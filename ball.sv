==> flow/design.v <==
module  ball ( input         Clk,                 
                             Reset,               
									  Soft_Reset,
                             frame_clk,           
					input [9:0]	  Ball_X_Center,
									  Ball_Y_Center,
					input [7:0]	  keycode,				  
               input [9:0]   DrawX, DrawY,        
               output logic  is_ball              
              );
    parameter [9:0] Ball_X_Min = 10'd0;        
    parameter [9:0] Ball_X_Max = 10'd639;      
    parameter [9:0] Ball_Y_Min = 10'd0;        
    parameter [9:0] Ball_Y_Max = 10'd479;      
    parameter [9:0] Ball_X_Step = 10'd1;       
    parameter [9:0] Ball_Y_Step = 10'd1;       
    parameter [9:0] Ball_Size = 10'd4;         
    logic [9:0] Ball_X_Pos, Ball_X_Motion, Ball_Y_Pos, Ball_Y_Motion;
    logic [9:0] Ball_X_Pos_in, Ball_X_Motion_in, Ball_Y_Pos_in, Ball_Y_Motion_in;
    logic frame_clk_delayed, frame_clk_rising_edge;
    always_ff @ (posedge Clk) begin
        frame_clk_delayed <= frame_clk;
        frame_clk_rising_edge <= (frame_clk == 1'b1) && (frame_clk_delayed == 1'b0);
    end
    always_ff @ (posedge Clk)
    begin
        if (Reset || Soft_Reset)
        begin
            Ball_X_Pos <= Ball_X_Center;
            Ball_Y_Pos <= Ball_Y_Center;
            Ball_X_Motion <= 10'd0;
            Ball_Y_Motion <= Ball_Y_Step;
        end
        else
        begin
            Ball_X_Pos <= Ball_X_Pos_in;
            Ball_Y_Pos <= Ball_Y_Pos_in;
            Ball_X_Motion <= Ball_X_Motion_in;
            Ball_Y_Motion <= Ball_Y_Motion_in;
        end
    end
    always_comb
    begin
        Ball_X_Pos_in = Ball_X_Pos;
        Ball_Y_Pos_in = Ball_Y_Pos;
        Ball_X_Motion_in = Ball_X_Motion;
        Ball_Y_Motion_in = Ball_Y_Motion;
        if (frame_clk_rising_edge)
        begin
				if(keycode == 8'd26)  
					begin
						Ball_X_Pos_in = Ball_X_Pos;
						Ball_Y_Pos_in = Ball_Y_Pos - 1'b1;
					end
				else if(keycode == 8'd4)  
					begin
						Ball_X_Pos_in = Ball_X_Pos - 1'b1;
						Ball_Y_Pos_in = Ball_Y_Pos;
					end
				else if(keycode == 8'd22)  
					begin
						Ball_X_Pos_in = Ball_X_Pos;
						Ball_Y_Pos_in = Ball_Y_Pos + 1'b1;
					end
				else if(keycode == 8'd7)  
					begin
						Ball_X_Pos_in = Ball_X_Pos + 1'b1;
						Ball_Y_Pos_in = Ball_Y_Pos;
					end
            if( Ball_Y_Pos + Ball_Size >= Ball_Y_Max )   
					begin
						Ball_Y_Pos_in = Ball_Y_Pos - 1'b1;
						Ball_X_Pos_in = Ball_X_Pos;
					end
				else if ( Ball_Y_Pos <= Ball_Y_Min + Ball_Size )   
                begin
						Ball_Y_Pos_in = Ball_Y_Pos + 1'b1;
						Ball_X_Pos_in = Ball_X_Pos;
					end
				else if ( Ball_X_Pos + Ball_Size >= Ball_X_Max )  
					begin
						Ball_Y_Pos_in = Ball_Y_Pos;
						Ball_X_Pos_in = Ball_X_Pos - 1'b1;
					end
				else if ( Ball_X_Pos <= Ball_X_Min + Ball_Size )  
					begin
						Ball_Y_Pos_in = Ball_Y_Pos;
						Ball_X_Pos_in = Ball_X_Pos + 1'b1;
					end
        end
    end
    int DistX, DistY, Size;
    assign DistX = DrawX - Ball_X_Pos;
    assign DistY = DrawY - Ball_Y_Pos;
    assign Size = Ball_Size;
    always_comb begin
        if ( ( DistX*DistX + DistY*DistY) <= (Size*Size) ) 
            is_ball = 1'b1;
        else
            is_ball = 1'b0;
    end
endmodule
======== From RTL to reports: ball ========
What the tools print for ball, step after step.
Line numbers count from 1 in the design file above.
A cell with -- has no value.
inputs
  top module .............................. ball
  clock input ............................. Clk
  library ................................. sky130hd
  timing corner ........................... tt_025C_1v80

======== Word level ========
Counts by Yosys on the flattened word-level netlist (proc, flatten, opt, wreduce; memories kept). Register bits leave out memories and registers merged into their read ports (data or address). Print and check cells are left out. Cells with the same type and inputs are merged into one.
storage and ports
  input port bits ......................... 52
  cells after elaboration ................. 59
  register bits ........................... 22
  output and inout port bits .............. 1
operators by class
  add/sub/neg operators ................... 9
  reductions and logical operators ........ 7
  mux-type cells .......................... 20
  multipliers ............................. 2
  bitwise logic cells ..................... 1
  $lt $le $gt $ge ......................... 5
  equal/unequal tests ..................... 11
operators by type and width
  operator                                                             number
  multiplier 11 x 11 -> 22 bit                                         2
  two-way mux 10 bit                                                   19
  adder 22 x 22 -> 23 bit                                              1
  <= comparator 23 x 6 -> 1 bit (second input constant)                1
  subtractor 10 x 10 -> 11 bit                                         2
  adder 10 x 1 -> 10 bit (second input constant)                       2
  subtractor 10 x 1 -> 10 bit (second input constant)                  2
  adder 10 x 3 -> 10 bit (second input constant)                       2
  <= comparator 10 x 3 -> 1 bit (second input constant)                2
  equality test 8 x 3 -> 1 bit (second input constant)                 2
  equality test 8 x 5 -> 1 bit (second input constant)                 2
  greater-or-equal comparator 10 bit (second input constant)           1
  greater-or-equal comparator 10 x 9 -> 1 bit (second input constant)  1
  inequality test 5 x 3 -> 1 bit (second input constant)               2
  nonzero test 5 bit                                                   2
  inequality test 4 bit (second input constant)                        2
  AND reduction 6 bit                                                  1
  AND reduction 5 bit                                                  1
  inequality test 2 bit (second input constant)                        2
  inequality test 4 x 2 -> 1 bit (second input constant)               1
  nonzero test 2 bit                                                   1
  logical AND 1 bit                                                    1
  logical OR 1 bit                                                     1
  inverter 1 bit                                                       1
  two-way mux 1 bit                                                    1

======== Longest topological paths ========
Yosys ltp: most cells in a row. Word level: on the elaborated netlist, between registers, memories and ports. Mapped: between sequential cells and ports; inverters and the memories' decode and read muxes count.
depth
  depth in word-level cells ............... 11
  ABC_AREA ................................ 0
  depth in mapped cells ................... 33
  mapped depth without buffers ............ 32

======== Synthesis result ========
The flow's flattened synthesis, as Yosys stat reports it; memories are mapped. The netlist is that of the ABC_AREA named above (0 if unset); the other value can give another one.
cell types
  cell                       number  area in all (um^2)
  sky130_fd_sc_hd__fa_1      244     4.88E+03
  sky130_fd_sc_hd__ha_1      114     1.43E+03
  sky130_fd_sc_hd__inv_1     324     1.22E+03
  sky130_fd_sc_hd__edfxtp_1  20      600.576
  sky130_fd_sc_hd__nor2_1    115     431.664
  sky130_fd_sc_hd__nand2_1   96      360.346
  sky130_fd_sc_hd__xnor2_1   41      359.094
  sky130_fd_sc_hd__o21ai_0   26      130.125
  sky130_fd_sc_hd__a21oi_1   25      125.12
  sky130_fd_sc_hd__nand2b_1  20      125.12
  sky130_fd_sc_hd__o21ai_1   23      115.11
  sky130_fd_sc_hd__xor2_1    11      96.342
  sky130_fd_sc_hd__nor3_1    15      75.072
  sky130_fd_sc_hd__o211ai_1  10      75.072
  sky130_fd_sc_hd__mux2i_1   7       70.067
  sky130_fd_sc_hd__xnor2_2   4       65.062
  sky130_fd_sc_hd__nand3_1   12      60.058
  sky130_fd_sc_hd__clkbuf_1  15      56.304
Other cell types: 65; their cells: 135.
synthesis totals
  buffers ................................. 20
  cells in the netlist .................... 1257
  sequential part of the area ............. 0.0006406 mm^2
  mapped flip-flops ....................... 22
  mapped area ............................. 0.0114447 mm^2

======== Worst setup path after synthesis ========
OpenSTA on the mapped netlist: ideal clock, no wires. The path of least setup slack (recovery checks aside). Input and output delay are each 20% of the period. Register names are those of the netlist, which keeps one name where synthesis merged equal registers.
timing post-synthesis
  path type ............................... input to output
  start ................................... in DrawX[0]
  end ..................................... out is_ball
  arrival time ............................ 11133 ps
  time at the first pin ................... 3560 ps
  slack ................................... 3107 ps
  data required time ...................... 14240 ps
  path delay .............................. 7573 ps
  clock period ............................ 17800 ps
  input delay ............................. 3560 ps
  driving pins on the path ................ 33
  buffers on the path ..................... 2
  external output delay ................... 3560 ps
  period reached after synthesis .......... 14693 ps
"path delay" is the arrival time less input delay plus setup time.
A path that ends at an output port has no setup time.
"driving pins on the path": output pins that drive a net of the path, with the launching flip-flop's if there is one; two outputs of one cell count as two.
"period reached after synthesis" is the clock period less the worst setup slack; recovery checks do not enter. This is arithmetic on one report: input and output delays are still those of the set period (20% each).
Between the ends stands the longest chain of elaborated cells between them, by number of cells; it is not shown to be the way that was timed. Of several equally long chains one is given.
Each line given opens the expression or statement behind the cell; cells for indexed reads and writes are added by Yosys, which also makes memories of some case tables.
on the way, post-synthesis
  cells stage by stage .................... sky130_fd_sc_hd__inv_1 sky130_fd_sc_hd__ha_1 sky130_fd_sc_hd__fa_1 sky130_fd_sc_hd__nor2b_1 sky130_fd_sc_hd__o21ai_1 sky130_fd_sc_hd__a21boi_1 sky130_fd_sc_hd__o21ai_1 sky130_fd_sc_hd__a21oi_2 sky130_fd_sc_hd__a31o_1 sky130_fd_sc_hd__buf_2 sky130_fd_sc_hd__buf_2 sky130_fd_sc_hd__nor2_1 sky130_fd_sc_hd__fa_1 sky130_fd_sc_hd__inv_1 sky130_fd_sc_hd__fa_1 sky130_fd_sc_hd__inv_1 sky130_fd_sc_hd__fa_1 sky130_fd_sc_hd__inv_1 sky130_fd_sc_hd__fa_1 sky130_fd_sc_hd__inv_1 sky130_fd_sc_hd__fa_1 sky130_fd_sc_hd__inv_1 sky130_fd_sc_hd__fa_1 sky130_fd_sc_hd__fa_1 sky130_fd_sc_hd__inv_1 sky130_fd_sc_hd__ha_1 sky130_fd_sc_hd__inv_1 sky130_fd_sc_hd__o211ai_1 sky130_fd_sc_hd__a2111o_1 sky130_fd_sc_hd__nor4_1 sky130_fd_sc_hd__and4b_1 sky130_fd_sc_hd__nand4_1 sky130_fd_sc_hd__o21ai_1
  cells in the longest elaborated chain ... 5
  elaborated cells between the ends (all ways) .. 5
  RTL lines with such cells ............... 2
  those cells by class .................... add/sub: 2; mul: 1; compare: 1; mux: 1
RTL lines, path post-synthesis
  what                           line  text
  start, declared                8     input [9:0]   DrawX, DrawY,
  subtractor 10 x 10 -> 11 bit   93    assign DistX = DrawX - Ball_X_Pos;
  multiplier 11 x 11 -> 22 bit   97    if ( ( DistX*DistX + DistY*DistY) <= (Size*Size) )
  adder 22 x 22 -> 23 bit        97
  <= comparator 23 x 6 -> 1 bit  97
  two-way mux 1 bit              97
  end, declared                  9     output logic  is_ball

======== Path in the finished layout ========
From the final timing report of flow run 1: the path of least setup slack in the routed layout; clock arrival at registers is part of the times.
The path's times are printed in steps of 10 ps; the period is the one set.
timing after layout
  path type ............................... input to output
  start ................................... in DrawY[4]
  end ..................................... out is_ball
  slack ................................... 280 ps
  input delay ............................. 2640 ps
  data required time ...................... 10560 ps
  driving pins on the path ................ 26
  buffers on the path ..................... 6
  arrival time ............................ 10280 ps
  external output delay ................... 2640 ps
  time at the first pin ................... 2640 ps
  clock period ............................ 13200 ps
Between the ends stands the longest chain of elaborated cells between them, by number of cells; it is not shown to be the way that was timed. Of several equally long chains one is given.
on the way, after layout
  cells stage by stage .................... sky130_fd_sc_hd__clkdlybuf4s50_1 sky130_fd_sc_hd__ha_1 sky130_fd_sc_hd__o21ai_0 sky130_fd_sc_hd__a21oi_2 sky130_fd_sc_hd__buf_4 sky130_fd_sc_hd__o41ai_4 sky130_fd_sc_hd__o21ai_2 sky130_fd_sc_hd__buf_6 sky130_fd_sc_hd__buf_4 sky130_fd_sc_hd__nor2_2 sky130_fd_sc_hd__fa_2 sky130_fd_sc_hd__buf_4 sky130_fd_sc_hd__fa_1 sky130_fd_sc_hd__fa_1 sky130_fd_sc_hd__fa_1 sky130_fd_sc_hd__fa_1 sky130_fd_sc_hd__fa_1 sky130_fd_sc_hd__fa_1 sky130_fd_sc_hd__ha_4 sky130_fd_sc_hd__nor3b_1 sky130_fd_sc_hd__a2111o_1 sky130_fd_sc_hd__nor4_2 sky130_fd_sc_hd__and4b_1 sky130_fd_sc_hd__nand4_1 sky130_fd_sc_hd__o21ai_2 sky130_fd_sc_hd__buf_6
  cells in the longest elaborated chain ... 5
  elaborated cells between the ends (all ways) .. 5
  RTL lines with such cells ............... 2
  those cells by class .................... add/sub: 2; mul: 1; compare: 1; mux: 1
RTL lines, path after layout
  what                           line  text
  start, declared                8     input [9:0]   DrawX, DrawY,
  subtractor 10 x 10 -> 11 bit   94    assign DistY = DrawY - Ball_Y_Pos;
  multiplier 11 x 11 -> 22 bit   97    if ( ( DistX*DistX + DistY*DistY) <= (Size*Size) )
  adder 22 x 22 -> 23 bit        97
  <= comparator 23 x 6 -> 1 bit  97
  two-way mux 1 bit              97
  end, declared                  9     output logic  is_ball

Wiki page: ball / flow data

Flow measurements of ball on sky130hd: 2 stored runs with different settings, listed in no order. Input and output delays are each 20% of the period that was set; the output load is 0.01 pF.
"clock period achieved": clock period set for the run, less the worst setup slack. It is reckoned from that one timing run; input and output delays stay at 20% of the period that was set.
"worst path time": the worst setup path's part of the clock period (all of it between registers, 20% less for each end at a port) less its slack. A launch clock that arrives late makes it longer, a capture clock that arrives late makes it shorter.
"worst path time" is known to 10 ps.

---- flow run 1 ----
settings
  period_ns = 13.2
  CORE_UTILIZATION = 25
  PLACE_DENSITY_LB_ADDON = 0.05
  ABC_AREA = 0
  GPL_ROUTABILITY_DRIVEN = 1
  CAP_MARGIN = 40
  CORE_MARGIN = 2
  SLEW_MARGIN = 20
results
  utilization after layout ................ 34.0 %
  post-route worst hold slack ............. 384 ps
  worst path time ......................... 7640 ps
  worst path kind ......................... input to output
  clock period achieved ................... 12919 ps
  total negative slack .................... 0 ps
  standard-cell area after layout ......... 0.0153985 mm^2
  setup slack of the worst path ........... 281 ps
  area of the die ......................... 0.0475066 mm^2
  post-synthesis cell area ................ 0.0114447 mm^2

---- flow run 2 ----
settings
  period_ns = 11.3
  CORE_UTILIZATION = 28
  PLACE_DENSITY = 0.85
  CORE_ASPECT_RATIO = 1.47
  CELL_PAD_IN_SITES_DETAIL_PLACEMENT = 2
  ABC_AREA = 1
  CTS_CLUSTER_SIZE = 48
  CTS_CLUSTER_DIAMETER = 59
  MIN_ROUTING_LAYER = met1
  MAX_ROUTING_LAYER = met5
  CAP_MARGIN = 20
  CORE_MARGIN = 2
  SLEW_MARGIN = 20
results
  stopped before the end: routing reported GRT-0116
